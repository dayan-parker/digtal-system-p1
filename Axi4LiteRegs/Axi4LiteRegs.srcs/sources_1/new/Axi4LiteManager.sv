==> flow/design.v <==
`timescale 1ns / 1ps
module Axi4LiteManager # 
    (parameter C_M_AXI_ADDR_WIDTH = 8, C_M_AXI_DATA_WIDTH = 32)
    (
        input  logic    [C_M_AXI_ADDR_WIDTH-1:0] wrAddr,
        input  logic    [C_M_AXI_DATA_WIDTH-1:0] wrData,
        input  logic    wr,
        output  logic   wrDone,
        input  logic    [C_M_AXI_ADDR_WIDTH-1:0] rdAddr,
        output logic    [C_M_AXI_DATA_WIDTH-1:0] rdData,
        input  logic    rd,
        output  logic   rdDone,
        input  logic    M_AXI_ACLK,
        input  logic    M_AXI_ARESETN,
        output logic    [C_M_AXI_ADDR_WIDTH-1:0] M_AXI_AWADDR,
        output logic    M_AXI_AWVALID,
        input  logic    M_AXI_AWREADY,
        output logic    [C_M_AXI_DATA_WIDTH-1:0] M_AXI_WDATA,
        output logic    [3:0] M_AXI_WSTRB,
        output logic    M_AXI_WVALID,
        input  logic    M_AXI_WREADY,
        output logic    [C_M_AXI_ADDR_WIDTH-1:0] M_AXI_ARADDR,
        output logic    M_AXI_ARVALID,
        input  logic    M_AXI_ARREADY,
        input  logic    [C_M_AXI_DATA_WIDTH-1:0] M_AXI_RDATA,
        input  logic    [1:0] M_AXI_RRESP,
        input  logic    M_AXI_RVALID,
        output logic    M_AXI_RREADY,
        input  logic    [1:0] M_AXI_BRESP,
        input  logic    M_AXI_BVALID,
        output logic    M_AXI_BREADY
    );
    typedef enum logic [5:0] {IDLE, R, WR ,WR1,WR2, Wait1, Wait2, WRESP,RD1,RD2} statetype;
    statetype nextState, currState;
    logic [ C_M_AXI_DATA_WIDTH-1:0] wrDataD, wrDataQ,rdDataD, rdDataQ;
    logic [C_M_AXI_ADDR_WIDTH-1:0] wrAddrD, wrAddrQ, rdAddrD, rdAddrQ;
    assign rdData = rdDataQ;
    always_ff @(posedge M_AXI_ACLK) begin
        if (!M_AXI_ARESETN) begin
            currState <= IDLE;
            wrDataQ <= 0;
            wrAddrQ <= 0;
            rdAddrQ <= 0;
            rdDataQ <= 0;
        end else begin
            currState <= nextState;
            wrDataQ <= wrDataD;
            wrAddrQ <= wrAddrD;
            rdAddrQ <= rdAddrD;
            rdDataQ <= rdDataD;
        end
    end
    always_comb begin
        nextState = currState;
        wrDataD = wrDataQ;
        wrAddrD = wrAddrQ;
        wrDone = 0;
        rdDone = 0;
        M_AXI_AWADDR=0;
        M_AXI_AWVALID =0;
        M_AXI_WDATA =0;
        M_AXI_WVALID =0;
        M_AXI_BREADY =0;
        M_AXI_ARADDR = rdAddrQ;
        M_AXI_RREADY =0;
        M_AXI_ARVALID =0;
        rdAddrD = rdAddrQ;
        rdDataD = rdDataQ;
        case (currState) 
            IDLE: begin
                if (wr) begin
                    wrDataD = wrData;
                    wrAddrD = wrAddr;
                    nextState = WR1;
                end
                else if (rd) begin
                    rdAddrD = rdAddr;
                    nextState = RD1;
                end
            end
            RD1: begin
                M_AXI_ARADDR = rdAddrQ;
                M_AXI_RREADY = 1;
                M_AXI_ARVALID = 1;
                if (M_AXI_RVALID && M_AXI_ARREADY) begin
                    nextState = RD2;
                end
            end
            RD2: begin
                rdDataD = M_AXI_RDATA;
                rdDone = 1;
                nextState = IDLE;
            end
            WR1: begin
                M_AXI_AWADDR = wrAddrQ;
                M_AXI_AWVALID = 1;
                M_AXI_WDATA = wrDataQ;
                M_AXI_WVALID = 1;
                if (M_AXI_AWREADY && M_AXI_WREADY) begin
                    nextState = WR2;
                end
            end
            WR2: begin
                    if (M_AXI_BVALID) nextState = Wait1;
            end
            Wait1: begin
                nextState = Wait2;
            end
            Wait2: begin
                nextState = WRESP;
            end
            WRESP: begin
                M_AXI_BREADY = 1;
                wrDone = 1;
                nextState = IDLE;
            end
            default: begin
                nextState = IDLE; 
            end
        endcase
    end
endmodule
Reports on Axi4LiteManager --
Tool output for the design above, in the order of the flow. Lines are those of the file above, counted from 1. Library cell names are shortened. Not given: -
Design: design top Axi4LiteManager, clock input M_AXI_ACLK, library sky130hd, corner tt_025C_1v80

Elaborated design --
Yosys after proc, flatten, opt, wreduce and memory -nomap, before mapping. Memory bits, and registers merged into a memory's read port (data or address), are not among the register bits. Print and check cells are not counted. Equal cells are merged and count once.
Cells by class: equal/unequal tests 11, multiplexer cells 12, bitwise operators 1, reduce/logical cells 6
Operator list (number):
- parallel mux 6 bit (select 6 bit) | 1
- 2-to-1 mux 32 bit | 1
- 2-to-1 mux 6 bit | 5
- equality test 6 x 3 -> 1 bit (second input constant) | 4
- equality test 6 x 4 -> 1 bit (second input constant) | 2
- 2-to-1 mux 8 bit | 1
- != test 2 bit (second input constant) | 3
- equality test 6 x 2 -> 1 bit (second input constant) | 1
- logical NOT 6 bit | 1
- AND reduction 4 bit | 1
- 2-to-1 mux 1 bit | 4
- != test 3 bit (second input constant) | 1
- AND reduction 3 bit | 1
- logical AND 1 bit | 2
- AND reduction 2 bit | 1
- NOT 1 bit | 1
Word-level totals: flip-flop bits (word level) 86, bits of input ports 93, output and inout port bits 91, cells after elaboration 35

Longest topological paths --
Depth = most cells in a row (Yosys ltp): at word level without a register or memory, in the mapped netlist without a sequential cell, where the memories' decode and read muxes count.
Logic depth: depth after elaboration 3, ABC_AREA 0, mapped depth 4, gate-level depth less buffers 2

Netlist --
Source: synth_stat.txt of the flow (Yosys; design flattened, memories mapped). It holds for the ABC_AREA given above (unset counts as 0); a run with the other value may have another netlist. Totals and module areas in this step are rounded.
Synthesis totals: cell count 397, cell area after synthesis 0.003902 mm², area of sequential cells 0.001762 mm², flip-flops 88, buffer cells 44
Cells by type:
- dfxtp_1 | number 88, area in all 1761.69 µm²
- mux2i_1 | number 40, area in all 400.384 µm²
- a21boi_0 | number 42, area in all 315.302 µm²
- o21a_1 | number 41, area in all 307.795 µm²
- and2_1 | number 42, area in all 262.752 µm²
- and3_1 | number 41, area in all 256.496 µm²
- nor2b_1 | number 32, area in all 200.192 µm²
- buf_4 | number 11, area in all 82.579 µm²
- buf_2 | number 13, area in all 65.062 µm²
- nand2_1 | number 17, area in all 63.811 µm²
- buf_6 | number 5, area in all 56.304 µm²
- clkbuf_1 | number 9, area in all 33.782 µm²
- clkbuf_2 | number 6, area in all 30.029 µm²
- a21bo_2 | number 1, area in all 10.01 µm²
- and3b_1 | number 1, area in all 8.758 µm²
- and4_1 | number 1, area in all 8.758 µm²
- o311ai_1 | number 1, area in all 8.758 µm²
- a21boi_1 | number 1, area in all 7.507 µm²
Not listed: further types 5, cells in them 5.

Path before layout --
Source: OpenSTA report_checks on the synthesized netlist (no wires, ideal clock, input and output delay 20% of the period each), path of least setup slack; recovery checks are left aside. Register names are those of the netlist, which keeps one name where synthesis merged equal registers.
Timing path post-synthesis: path kind reg-to-output, from register currState, to output port M_AXI_AWADDR[0], period 1.95 ns, external output delay 0.390 ns, launch time at the first pin 0.000 ns, arrival 0.849 ns, data required time 1.560 ns, slack 0.711 ns, delay of the path 0.849 ns, driving pins on the path 3, path buffers 1, synthesis period reached 1.239 ns
"delay of the path" is the arrival time less input delay plus setup time. A path that ends at an output port has no setup time. "driving pins on the path": output pins that drive a net of the path, with the launching flip-flop's if there is one; two outputs of one cell count as two. "synthesis period reached" = period - worst setup slack (recovery checks aside). The figure is calculated, with input and output delays left at 20% of the set period. Where an end lacks its bit number, it is one bit of the signal, or one of the new flip-flops if synthesis recoded a state register. Between the ends stands the longest chain of elaborated cells between them, by number of cells; it is not shown to be the way that was timed. Of several equally long chains one is given. Each line given opens the expression or statement behind the cell; cells for indexed reads and writes are added by Yosys, which also makes memories of some case tables.
Between the ends, post-synthesis: path through dfxtp_1 > clkbuf_1 > and2_1, cells in the longest elaborated chain 2, elaborated cells between the ends (all ways) 2, RTL lines with such cells 1, classes of those cells eq/ne (1); mux (1)
Ends and longest elaborated chain, post-synthesis:
- start, declared | RTL line 34 | statetype nextState, currState;
- start, assigned | RTL line 40 | currState <= IDLE;
- start, assigned | RTL line 46 | currState <= nextState;
- equality test 6 x 2 -> 1 bit | RTL line 69 | case (currState)
- 2-to-1 mux 8 bit | RTL line 69
- end, declared | RTL line 15 | output logic    [C_M_AXI_ADDR_WIDTH-1:0] M_AXI_AWADDR,

Path in the finished layout --
Path of least setup slack in the final report of job 1 (OpenROAD, finished layout, wires in). Where an end is a register, its clock arrival counts in the times.
Timing path post-layout: path kind reg-to-output, from register currState, to output port M_AXI_AWADDR[2], period 1.67 ns, external output delay 0.33 ns, launch time at the first pin 0.33 ns, arrival 1.28 ns, data required time 1.34 ns, slack 0.05 ns, driving pins on the path 5, path buffers 3
Where an end lacks its bit number, it is one bit of the signal, or one of the new flip-flops if synthesis recoded a state register. Between the ends stands the longest chain of elaborated cells between them, by number of cells; it is not shown to be the way that was timed. Of several equally long chains one is given.
Between the ends, post-layout: path through dfxtp_4 > buf_6 > clkbuf_16 > and2_1 > buf_2, cells in the longest elaborated chain 2, elaborated cells between the ends (all ways) 2, RTL lines with such cells 1, classes of those cells eq/ne (1); mux (1)
Ends and longest elaborated chain, post-layout:
- start, declared | RTL line 34 | statetype nextState, currState;
- start, assigned | RTL line 40 | currState <= IDLE;
- start, assigned | RTL line 46 | currState <= nextState;
- equality test 6 x 2 -> 1 bit | RTL line 69 | case (currState)
- 2-to-1 mux 8 bit | RTL line 69
- end, declared | RTL line 15 | output logic    [C_M_AXI_ADDR_WIDTH-1:0] M_AXI_AWADDR,

Measured results for Axi4LiteManager: 2 stored runs of the Yosys and OpenROAD flow on sky130hd. The settings differ; the order carries no meaning. The constraints put input and output delay at 20% of the set period each and load the outputs with 0.01 pF.
"achieved clock period" means the clock period less the worst setup slack. The figure is calculated, with input and output delays left at 20% of the set period.
"worst setup path time": the worst setup path's part of the clock period (all of it between registers, 20% less for each end at a port) less its slack. A launch clock that arrives late makes it longer, a capture clock that arrives late makes it shorter.
By "power" is meant OpenSTA's value without simulated activity: inputs other than the clock are taken to toggle once in ten clock periods, and the tool carries that through the logic.
Measured values are rounded.
[job 1] settings: period_ns=1.67, CORE_UTILIZATION=38, SETUP_SLACK_MARGIN=0.4, PLACE_DENSITY_LB_ADDON=0.14, TNS_END_PERCENT=20, CAP_MARGIN=25, MIN_ROUTING_LAYER=met1, MAX_ROUTING_LAYER=met5, CORE_MARGIN=2, SLEW_MARGIN=20
[job 1] result: chip area after synthesis (Yosys) 0.003902 mm², die area 0.0111 mm², standard-cell area of the final layout 0.005973 mm², utilization 0.606, worst setup slack after layout 0.053 ns, total negative slack 0.000 ns, worst hold slack 0.379 ns, power 4712 µW, achieved clock period 1.617 ns, worst setup path time 1.28 ns, worst setup path kind reg-to-output
[job 2] settings: period_ns=0.739, CORE_UTILIZATION=71, SETUP_SLACK_MARGIN=0.03, PLACE_DENSITY_LB_ADDON=0.18, ABC_AREA=0, CTS_CLUSTER_DIAMETER=82, CAP_MARGIN=25, MIN_ROUTING_LAYER=met2, CORE_MARGIN=2, SLEW_MARGIN=20
[job 2] result: did not finish, placement stopped with FLW-0024
